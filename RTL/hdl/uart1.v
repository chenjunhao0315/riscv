==> flow/design.v <==
module receiver1
(
	input clk,
	input srst_n,
	input rx,
	input enable,
	output reg done,
	output reg [7:0] out
);
parameter IDLE = 2'd0, DATA = 2'd1, STOP = 2'd2;
wire start;
reg rx_q0, rx_q1;
reg [1:0] state, state_next;
reg [2:0] count, count_next;
reg [7:0] data, data_next;
assign start = rx_q1 && ~rx_q0;
always @ (posedge clk) begin
    if (~srst_n) begin
        rx_q0 <= 1'b0;
        rx_q1 <= 1'b0;	
    end else begin
        rx_q0 <= rx;
        rx_q1 <= rx_q0;
    end
end
always @(posedge clk) begin
	if (~srst_n) begin
		state <= IDLE;
		count <= 3'd0;
		data <= 8'd0;
	end else begin
		state <= state_next;
		count <= count_next;
		data <= data_next;
	end
end
always @* begin
	out = 8'b0;
	done = 1'b0;
	data_next = data;
	state_next = 2'd0;
	count_next = count;
	case(state) 
		IDLE: begin
			if (start) begin
				state_next = DATA;
			end else begin
				state_next = IDLE;
			end
		end
		DATA: begin
			if (count == 3'd7) begin
				count_next = 3'd0;
				data_next[count] = rx_q0;
				state_next = STOP;
			end else begin
				count_next = count + 3'd1;
				data_next[count] = rx_q0;
				state_next = DATA;
			end
		end
		STOP: begin
			done = 1'b1;
			out = data;
			if (enable) begin
				state_next = IDLE;
			end else begin
				state_next = STOP;
			end
		end
	endcase
end
endmodule
module transmitter1 
(
	input clk,
	input srst_n,
	output reg tx,
	output reg busy,
	input start,
	input [7:0] in
);
parameter IDLE = 2'd0, START = 2'd1, DATA = 2'd2, STOP = 2'd3;
reg [1:0] state, state_next;
reg [2:0] count, count_next;
reg [7:0] data, data_next;
always @(posedge clk) begin
	if (~srst_n) begin
		state <= IDLE;
		count <= 3'd0;
		data <= 8'd0;
	end else begin
		state <= state_next;
		count <= count_next;
		data <= data_next;
	end
end
always @* begin
	tx = 1'b1;
	busy = 1'b0;
	data_next = data;
	state_next = 2'd0;
	count_next = count;
	case(state)
		IDLE: begin
			if (start) begin
				state_next = START;
			end else begin
				state_next = IDLE;
			end
		end
		START: begin
			tx = 0;
			busy = 1'b1;
			data_next = in;
			state_next = DATA;
		end
		DATA: begin
			busy = 1'b1;
			if (count == 3'd7) begin
				count_next = 3'd0;
				tx = data[count];
				state_next = STOP;
			end else begin
				count_next = count + 3'd1;
				tx = data[count];
				state_next = DATA;
			end
		end
		STOP: begin
			tx = 1'b1;
			busy = 1'b1;
			state_next = IDLE;
		end
	endcase
end
endmodule
module uart1 
(
	input clk,
	input srst_n,
	input        configure,
	input [31:0] addr,
	input [31:0] data_in,
	output reg [31:0] data_out,
	output tx,
	input rx
);
reg [31:0] uart_control;
reg [31:0] uart_status;
reg [7:0] uart_tx_data;
reg [7:0] uart_rx_data;
wire [7:0] uart_rx_recieve_data;
reg uart_tx_data_valid;
wire uart_tx_busy;
wire uart_rx_done;
reg        configure_buf;
reg [31:0] data_in_buf;
reg [31:0] addr_buf;
always @ (posedge clk) begin
	configure_buf <= configure;
	addr_buf      <= addr;
	data_in_buf   <= data_in;
end
always @ (posedge clk) begin
	if (~srst_n) begin
		uart_control       <= 32'b0;
		uart_status        <= 32'b0;
		uart_tx_data_valid <= 1'b0;
	end else begin
		if (configure_buf) begin
			case (addr_buf[7:0])
				8'h00: begin
					uart_control <= data_in_buf;
				end
				8'h04: begin
					uart_status[1] <= data_in_buf[1];
				end
				8'h0c: begin
					if (uart_control[0] && !uart_status[0]) begin
						uart_tx_data       <= data_in_buf[7:0];
						uart_status[0]     <= 1'b1;
						uart_tx_data_valid <= 1'b1;
					end
				end
			endcase
		end else begin
			uart_tx_data_valid <= 1'b0;
			if (!uart_tx_busy && !uart_tx_data_valid) begin
				uart_status[0] <= 1'b0;
			end
			if (uart_control[1]) begin
				if (uart_rx_done) begin
					uart_status[1] <= 1'b1;
					uart_rx_data <= uart_rx_recieve_data;
				end
			end
		end
	end
end
always @ * begin
	data_out = 32'b0;
	case (addr_buf[7:0])
		8'h00: begin
			data_out = uart_control;
		end
		8'h04: begin
			data_out = uart_status;
		end
		8'h10: begin
			data_out = {24'b0, uart_rx_data};
		end
	endcase
end
transmitter1 uart_tx(
	.clk(clk),
	.srst_n(srst_n),
	.tx(tx),
	.busy(uart_tx_busy),
	.start(uart_tx_data_valid),
	.in(uart_tx_data)
);
receiver1 uart_rx(
	.clk(clk),
	.srst_n(srst_n),
	.rx(rx),
	.enable(!uart_status[1]),
	.done(uart_rx_done),
	.out(uart_rx_recieve_data)
);
endmodule
Step by step through the tools: uart1
The steps from the RTL of uart1 to its reports follow in flow order.
Line numbers count from 1 in the design file above.
Operators: Yosys type, input widths -> output width; for muxes data width and select width s.
Cell names lack the library's common part.
{"block": "design", "design": "uart1", "clock": "clk", "library": "sky130hd", "corner": "tt_025C_1v80"}

Word-level counts
Counts by Yosys on the flattened word-level netlist (proc, flatten, opt, wreduce; memories kept). Register bits leave out memories and registers merged into their read ports (data or address). Print and check cells are left out. Cells with the same type and inputs are merged into one.
{"block": "word_totals", "reg_bits": 120, "in_bits": 68, "out_inout_bits": 33}
{"block": "classes", "shift": 3, "n_eq": 13, "add_sub_neg": 3, "reduce_logical": 23, "n_mux": 23, "bitwise": 5}
{"block": "ops", "op": "$pmux 32 s3", "count": 1}
{"block": "ops", "op": "$mux 1", "count": 12}
{"block": "ops", "op": "$reduce_or 3->1", "count": 3}
{"block": "ops", "op": "$mux 3", "count": 3}
{"block": "ops", "op": "$shift 1x4->8", "count": 1}
{"block": "ops", "op": "$shift 1x4->8 const A", "count": 1}
{"block": "ops", "op": "$reduce_and 4->1", "count": 2}
{"block": "ops", "op": "$eq 8x3->1 const B", "count": 1}
{"block": "ops", "op": "$shiftx 8x3->1", "count": 1}
{"block": "ops", "op": "$eq 8x4->1 const B", "count": 1}
{"block": "ops", "op": "$eq 8x5->1 const B", "count": 1}
{"block": "ops", "op": "$and 8x8->8", "count": 1}
{"block": "ops", "op": "$or 8x8->8", "count": 1}
{"block": "ops", "op": "$not 8->8", "count": 1}
{"block": "ops", "op": "$logic_not 8->1", "count": 1}
{"block": "ops", "op": "$pmux 2 s4", "count": 1}
{"block": "ops", "op": "$mux 8", "count": 1}
{"block": "ops", "op": "$ne 2x1->1 const B", "count": 3}
{"block": "ops", "op": "$eq 2x2->1 const B", "count": 3}
{"block": "ops", "op": "$reduce_and 2->1", "count": 3}
{"block": "ops", "op": "$reduce_bool 2->1", "count": 3}
{"block": "ops", "op": "$add 3x1->3 const B", "count": 2}
{"block": "ops", "op": "$eq 3x3->1 const B", "count": 2}
{"block": "ops", "op": "$reduce_and 3->1", "count": 2}
{"block": "ops", "op": "$pmux 2 s3", "count": 1}
{"block": "ops", "op": "$eq 2x1->1 const B", "count": 2}
{"block": "ops", "op": "$logic_not 2->1", "count": 2}
{"block": "ops", "op": "$neg 3->4", "count": 1}
Other operator kinds: 7; their cells: 13.

Longest topological paths
Yosys ltp: most cells in a row. Word level: on the elaborated netlist, between registers, memories and ports. Mapped: between sequential cells and ports; inverters and the memories' decode and read muxes count.
{"block": "logic_depth", "depth_word": 7, "abc_area": 0, "ltp_mapped": 7}

Netlist
Source: synth_stat.txt of the flow (Yosys; design flattened, memories mapped). It holds for the ABC_AREA given above (unset counts as 0); a run with the other value may have another netlist.
The area totals of this step are shown rounded.
{"block": "mapped", "area_um2": 4430, "n_buf": 25, "cell_count": 421, "ffs": 123}
{"block": "by_type", "cell": "dfxtp_1", "count": 107, "type_area_um2": 2.14E+03}
{"block": "by_type", "cell": "edfxtp_1", "count": 16, "type_area_um2": 480.461}
{"block": "by_type", "cell": "mux2i_1", "count": 25, "type_area_um2": 250.24}
{"block": "by_type", "cell": "and2_1", "count": 37, "type_area_um2": 231.472}
{"block": "by_type", "cell": "nand3_1", "count": 35, "type_area_um2": 175.168}
{"block": "by_type", "cell": "nand2_1", "count": 43, "type_area_um2": 161.405}
{"block": "by_type", "cell": "o21ai_0", "count": 31, "type_area_um2": 155.149}
{"block": "by_type", "cell": "nor2b_1", "count": 19, "type_area_um2": 118.864}
{"block": "by_type", "cell": "ha_1", "count": 7, "type_area_um2": 87.584}
{"block": "by_type", "cell": "clkbuf_1", "count": 19, "type_area_um2": 71.318}
{"block": "by_type", "cell": "nor2_1", "count": 18, "type_area_um2": 67.565}
{"block": "by_type", "cell": "a21boi_0", "count": 8, "type_area_um2": 60.058}
{"block": "by_type", "cell": "o21a_1", "count": 7, "type_area_um2": 52.55}
{"block": "by_type", "cell": "nor4_4", "count": 2, "type_area_um2": 42.541}
{"block": "by_type", "cell": "nor3_1", "count": 5, "type_area_um2": 25.024}
{"block": "by_type", "cell": "mux4_2", "count": 1, "type_area_um2": 22.522}
{"block": "by_type", "cell": "nand3b_1", "count": 3, "type_area_um2": 22.522}
{"block": "by_type", "cell": "buf_2", "count": 3, "type_area_um2": 15.014}
Other cell types: 25; their cells: 35.
By module: a second synthesis without flattening, with its own total; a netlist apart from the flattened one above.
{"block": "unflattened", "cells_unflattened": 406, "area_unflattened_um2": 4520}
Rows give one instance, submodules left out.
{"block": "modules", "module": "uart1", "n_inst": 1, "cells": 264, "mod_seq_area_um2": 2000, "area_um2": 3090}
{"block": "modules", "module": "receiver1", "n_inst": 1, "cells": 82, "mod_seq_area_um2": 320, "area_um2": 772}
{"block": "modules", "module": "transmitter1", "n_inst": 1, "cells": 60, "mod_seq_area_um2": 300, "area_um2": 667}

Worst setup path after synthesis
OpenSTA on the mapped netlist: ideal clock, no wires. The path of least setup slack (recovery checks aside). Input and output delay are each 20% of the period. Register names are those of the netlist, which keeps one name where synthesis merged equal registers.
{"block": "synth_timing", "path_type": "register -> output", "startpoint": "register addr_buf[4]", "endpoint": "output port data_out[12]", "out_delay_ps": 528, "t_required_ps": 2112, "path_slack_ps": 693, "arrival_ps": 1419, "path_stages": 7, "period_ps": 2640, "path_delay_ps": 1419, "period_less_setup_slack_ps": 1947}
"path_delay_ps" = arrival - input delay + setup time.
A path that ends at an output port has no setup time.
"path_stages": output pins that drive a net of the path, with the launching flip-flop's if there is one; two outputs of one cell count as two.
"period_less_setup_slack_ps" = period - worst setup slack (recovery checks aside). The figure is calculated, with input and output delays left at 20% of the set period.
Between the ends stands the longest chain of elaborated cells between them, by number of cells; it is not shown to be the way that was timed. Of several equally long chains one is given.
Each line given opens the expression or statement behind the cell; cells for indexed reads and writes are added by Yosys, which also makes memories of some case tables.
{"block": "synth_via", "path_cell_list": "dfxtp_1 buf_6 nor4_4 nand2_1 nor2_1 clkbuf_1 and2_1", "elab_chain_len": 2, "cone_cells": 4}
{"block": "synth_rtl", "element": "start: assignment", "line": 162, "source": "addr_buf <= addr;"}
{"block": "synth_rtl", "element": "$eq 8x5->1", "line": 203, "source": "case (addr_buf[7:0])"}
{"block": "synth_rtl", "element": "$pmux 32 s3", "line": 203}
{"block": "synth_rtl", "element": "end: declaration", "line": 145, "source": "output reg [31:0] data_out,"}

Timing after layout
Path of least setup slack in the final report of run 1 (OpenROAD, finished layout, wires in). Where an end is a register, its clock arrival counts in the times.
The path's times are printed in steps of 10 ps; the period is the one set.
{"block": "layout_timing", "path_type": "register -> output", "startpoint": "register addr_buf[6]", "endpoint": "output port data_out[19]", "arrival_ps": 1850, "path_slack_ps": -430, "out_delay_ps": 360, "path_stages": 8, "t_required_ps": 1420, "period_ps": 1780}
Between the ends stands the longest chain of elaborated cells between them, by number of cells; it is not shown to be the way that was timed. Of several equally long chains one is given.
{"block": "layout_via", "path_cell_list": "dfxtp_2 nor4_4 nand2_2 nor2_4 buf_6 buf_6 and2_4 buf_6", "elab_chain_len": 2, "cone_cells": 4}
{"block": "layout_rtl", "element": "start: assignment", "line": 162, "source": "addr_buf <= addr;"}
{"block": "layout_rtl", "element": "$eq 8x5->1", "line": 203, "source": "case (addr_buf[7:0])"}
{"block": "layout_rtl", "element": "$pmux 32 s3", "line": 203}
{"block": "layout_rtl", "element": "end: declaration", "line": 145, "source": "output reg [31:0] data_out,"}

Add stored flow runs of uart1

Settings and measured results of 2 stored flow runs for module uart1 (sky130hd), not sorted in any way. The constraints put input and output delay at 20% of the set period each and load the outputs with 0.01 pF.
"worstPathTime_ps" is the time allowed to the run's worst setup path (the clock period less input and output delay, where it has them) less its slack. Clock arrival times count: a late capture clock shortens it, a late launch clock lengthens it.
"worstPathTime_ps" is given in steps of 10 ps.
Values from the reports are rounded here.

Run 1
==> flow/run.sh <==
#!/bin/bash
# the make line also repeats the synthesis and layout settings of config.mk as NAME=value (left out here)
make -C /OpenROAD-flow-scripts/flow DESIGN_CONFIG=/design/flow/config.mk WORK_HOME=/design/flow/orfs CLKGATE_MAP_FILE= finish
==> flow/config.mk <==
export PLATFORM = sky130hd
export DESIGN_NAME = uart1
export DESIGN_NICKNAME = uart1
export VERILOG_FILES = /design/flow/design.v
export SDC_FILE = /design/flow/constraint.sdc
export NUM_CORES = 4
export LEC_CHECK = 0
export ABC_AREA = 0
export CAP_MARGIN = 35
export CELL_PAD_IN_SITES_GLOBAL_PLACEMENT = 2
export CORE_MARGIN = 8
export CORE_UTILIZATION = 45
export CTS_CLUSTER_SIZE = 27
export GPL_ROUTABILITY_DRIVEN = 1
export PLACE_DENSITY_LB_ADDON = 0.02
export SLEW_MARGIN = 20
==> flow/constraint.sdc <==
create_clock -name core_clock -period 1.78 [get_ports {clk}]
set_input_delay 0.3560 -clock core_clock [delete_from_list [all_inputs] [get_ports {clk}]]
set_output_delay 0.3560 -clock core_clock [all_outputs]
set_load 0.01 [all_outputs]

==> results of run 1, as JSON <==
{
  "total_die_area_um2": 13300,
  "worstPathTime_ps": 1850,
  "critical_path_kind": "register -> output",
  "timing.setup.tns_ps": -12200,
  "setup_worst_slack_ps": -426,
  "holdWs_ps": 295,
  "synthArea_um2": 4430,
  "final_util_pct": 65.0,
  "final_stdcell_area_um2": 6300
}

Run 2
==> flow/run.sh <==
#!/bin/bash
# the make line also repeats the synthesis and layout settings of config.mk as NAME=value (left out here)
make -C /OpenROAD-flow-scripts/flow DESIGN_CONFIG=/design/flow/config.mk WORK_HOME=/design/flow/orfs CLKGATE_MAP_FILE= finish
==> flow/config.mk <==
export PLATFORM = sky130hd
export DESIGN_NAME = uart1
export DESIGN_NICKNAME = uart1
export VERILOG_FILES = /design/flow/design.v
export SDC_FILE = /design/flow/constraint.sdc
export NUM_CORES = 4
export LEC_CHECK = 0
export CAP_MARGIN = 20
export CORE_MARGIN = 2
export CORE_UTILIZATION = 40
export SLEW_MARGIN = 20
==> flow/constraint.sdc <==
create_clock -name core_clock -period 1.22 [get_ports {clk}]
set_input_delay 0.2440 -clock core_clock [delete_from_list [all_inputs] [get_ports {clk}]]
set_output_delay 0.2440 -clock core_clock [all_outputs]
set_load 0.01 [all_outputs]

==> results of run 2, as JSON <==
{
  "total_die_area_um2": 11900,
  "worstPathTime_ps": 1870,
  "critical_path_kind": "register -> output",
  "timing.setup.tns_ps": -45300,
  "setup_worst_slack_ps": -889,
  "holdWs_ps": 154,
  "synthArea_um2": 4430,
  "final_util_pct": 68.0,
  "final_stdcell_area_um2": 7370
}
